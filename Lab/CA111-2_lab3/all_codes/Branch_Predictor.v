==> flow/design.v <==
module Branch_Predictor
(
    clk_i, 
    rst_i,
    ALUResult_i, 
    EX_Branch_i,
    EX_PC_i,
    EX_Predict_i,
    EX_immExtended_i, 
	Predict_o,
    PC_o, 
    IF_ID_EX_Flush_o,
);
input clk_i, rst_i;
input EX_Branch_i;
input EX_Predict_i;
input [31:0] ALUResult_i;
input [31:0] EX_PC_i;
input [31:0] EX_immExtended_i;
output Predict_o, IF_ID_EX_Flush_o;
output [31:0] PC_o;
reg [1:0] BHT;
assign Predict_o = (BHT[1] == 1) ? 1 : 0;
assign IF_ID_EX_Flush_o = (EX_Branch_i && (EX_Predict_i != (ALUResult_i == 0))) ? 1 : 0;
assign PC_o = (EX_Predict_i) ? EX_PC_i + 4 : EX_PC_i + (EX_immExtended_i << 1);
always@(posedge clk_i or negedge rst_i) begin
    if(~rst_i) begin
        BHT <= 2'b11;
    end 
    else if(EX_Branch_i) begin
        if(EX_Predict_i == (ALUResult_i == 0)) begin  
            if(BHT[1]) begin 
                BHT = 2'b11;
            end
            else begin
                BHT = 2'b00;
            end
        end
        else begin  
            if(BHT == 2'b11) begin
                BHT <= 2'b10;
            end
            else if(BHT == 2'b10) begin
                BHT <= 2'b01;
            end 
            else if(BHT == 2'b01) begin
                BHT <= 2'b10;
            end 
            else begin
                BHT <= 2'b01;
            end
        end
    end
end
endmodule
* From RTL to reports: Branch_Predictor *
The steps from the RTL of Branch_Predictor to its reports follow in flow order.
Lines are those of the file above, counted from 1.
Operators: Yosys type, input widths -> output width; for muxes data width and select width s.
Cell names lack the library's common part.
Not given: -

inputs
  top module = Branch_Predictor
  clock = clk_i
  standard-cell library = sky130hd
  library corner = tt_025C_1v80

* Word level *
Source: Yosys, flattened and elaborated, memories not mapped. Widths are those after wreduce; folded enables and synchronous resets count as part of the registers. Registers that Yosys merges into a memory's read port (data or address) are not register bits. Print and check cells do not count. Equal cells are merged and count once.

storage and ports
  flip-flop bits (word level) = 2
  input port bits = 100
  output and inout port bits = 34
  elaborated cells = 18

operators by class
  add/sub/neg operators = 2
  equal/unequal tests = 5
  mux-type cells = 8
  reductions and logical operators = 2

operator list
  kind                   count
  $add 32x3->32 const B  1
  $add 32x32->32         1
  $logic_not 32->1       1
  $mux 32                1
  $mux 2                 5
  $eq 2x2->1 const B     2
  $eq 2x1->1 const B     1
  $mux 1                 2
  $eq 1x1->1             1
  $ne 1x1->1             1
  $logic_and 1x1->1      1

* Longest topological paths *
Longest topological path by Yosys (ltp), each cell counted once; first at word level (registers and memories cut), then after technology mapping (sequential cells cut; the memories' decode and read muxes count).

depth
  depth in word-level cells = 5
  ABC_AREA = 0
  depth in mapped cells = 10
  mapped depth without buffers = 10

* Netlist *
Source: synth_stat.txt of the flow (Yosys; design flattened, memories mapped). It holds for the ABC_AREA given above (unset counts as 0); a run with the other value may have another netlist.

cells by type
  cell      count
  ha_1      31
  nand2_1   64
  xnor2_1   25
  a21oi_1   35
  xor2_1    19
  o21ai_0   28
  a21o_1    16
  nor2_1    24
  nand4_1   13
  nand3_1   15
  nor4_1    10
  inv_1     15
  dfstp_2   2
  o21bai_1  7
  nor3_1    9
  nor3b_1   6
  o21a_1    6
  nand2b_1  6

Other cell types: 45; their cells: 96.

synthesis totals
  mapped cells = 427
  synthesis area = 0.002874 mm^2
  flip-flop cells = 2
  buffers = 14

* Path before layout *
Source: OpenSTA report_checks on the synthesized netlist (no wires, ideal clock, input and output delay 20% of the period each), path of least setup slack; recovery checks are left aside. Register names are those of the netlist, which keeps one name where synthesis merged equal registers.

path post-synthesis
  path type = input to output
  from = input EX_PC_i[1]
  to = output PC_o[31]
  period = 3.77 ns
  external output delay = 0.754 ns
  time at the first pin = 0.754 ns
  data arrival time = 2.938 ns
  slack = 0.078 ns
  delay of the path = 2.184 ns
  stages = 10
  buffers on the path = 0
  synthesis period reached = 3.692 ns

"delay of the path" is the arrival time less input delay plus setup time.
At an output port there is no setup time.
"stages" counts driving pins, that of a launching flip-flop among them; a cell with two outputs on the path counts twice.
"synthesis period reached" = period - worst setup slack (recovery checks aside). The figure is calculated, with input and output delays left at 20% of the set period.
Between the ends stands the longest chain of elaborated cells between them, by number of cells; it is not shown to be the way that was timed. Of several equally long chains one is given.
A line is the first line of the expression or statement that the cell stems from. Yosys adds cells for indexed reads and writes and turns some case tables into memories.

between the ends, post-synthesis
  cell sequence = ha_1 inv_1 fa_1 nor2b_1 o2111ai_1 a211o_1 a21oi_1 o211a_1 o21ai_0 nor4b_1
  cells in the longest elaborated chain = 2
  elaborated cells between the ends (all ways) = 3

ends and longest elaborated chain, post-synthesis
  element          RTL line  source
  start, declared  18        input [31:0] EX_PC_i;
  $add 32x32->32   25        assign PC_o = (EX_Predict_i) ? EX_PC_i + 4 : EX_PC_i + (EX_immExtended_i << 1);
  $mux 32          25
  end, declared    21        output [31:0] PC_o;

* Timing after layout *
Path of least setup slack in the final report of run 1 (OpenROAD, finished layout, wires in). Where an end is a register, its clock arrival counts in the times.

path after layout
  path type = input to output
  from = input EX_immExtended_i[13]
  to = output PC_o[27]
  period = 3.7 ns
  external output delay = 0.74 ns
  time at the first pin = 0.74 ns
  data arrival time = 3.22 ns
  slack = -0.26 ns
  stages = 10
  buffers on the path = 2

Between the ends stands the longest chain of elaborated cells between them, by number of cells; it is not shown to be the way that was timed. Of several equally long chains one is given.

between the ends, after layout
  cell sequence = clkdlybuf4s50_1 ha_4 and4_4 nand2_1 a211o_1 a21oi_2 o211ai_1 a41o_1 a211oi_2 buf_2
  cells in the longest elaborated chain = 2
  elaborated cells between the ends (all ways) = 2

ends and longest elaborated chain, after layout
  element          RTL line  source
  start, declared  19        input [31:0] EX_immExtended_i;
  $add 32x32->32   25        assign PC_o = (EX_Predict_i) ? EX_PC_i + 4 : EX_PC_i + (EX_immExtended_i << 1);
  $mux 32          25
  end, declared    21        output [31:0] PC_o;

Ticket comment

Settings and measured results of 2 stored flow runs for module Branch_Predictor (sky130hd), not sorted in any way. The constraints put input and output delay at 20% of the set period each and load the outputs with 0.01 pF.
"achieved clock period" = clock period - worst setup slack. The figure is calculated, with input and output delays left at 20% of the set period.
"total power after layout" is the tool's figure for a default switching activity; nothing was simulated.
A setting shown as - is not set for that run.
Among the results, - means that no value is shown for the run.

setting or result                          run 1      run 2
period_ns                                  3.7        2.91
SETUP_SLACK_MARGIN                         -0.23      -0.12
CAP_MARGIN                                 20         20
CORE_MARGIN                                2          2
CORE_UTILIZATION                           40         53
SLEW_MARGIN                                20         20
PLACE_DENSITY                              -          0.48
GPL_TIMING_DRIVEN                          -          1
CTS_CLUSTER_DIAMETER                       -          343
MIN_ROUTING_LAYER                          -          met1
synthesis area (mm^2)                      0.002874   -
die footprint (mm^2)                       0.0078792  -
total power after layout (µW)              1,076      -
achieved clock period (ns)                 3.965      -
total negative slack on setup checks (ns)  -2.972     -
worst hold slack (ns)                      0.625      -
setup slack of the worst path (ns)         -0.265     -
utilization after layout                   0.87       -

Run 2: incomplete, placement halted on DPL-0038
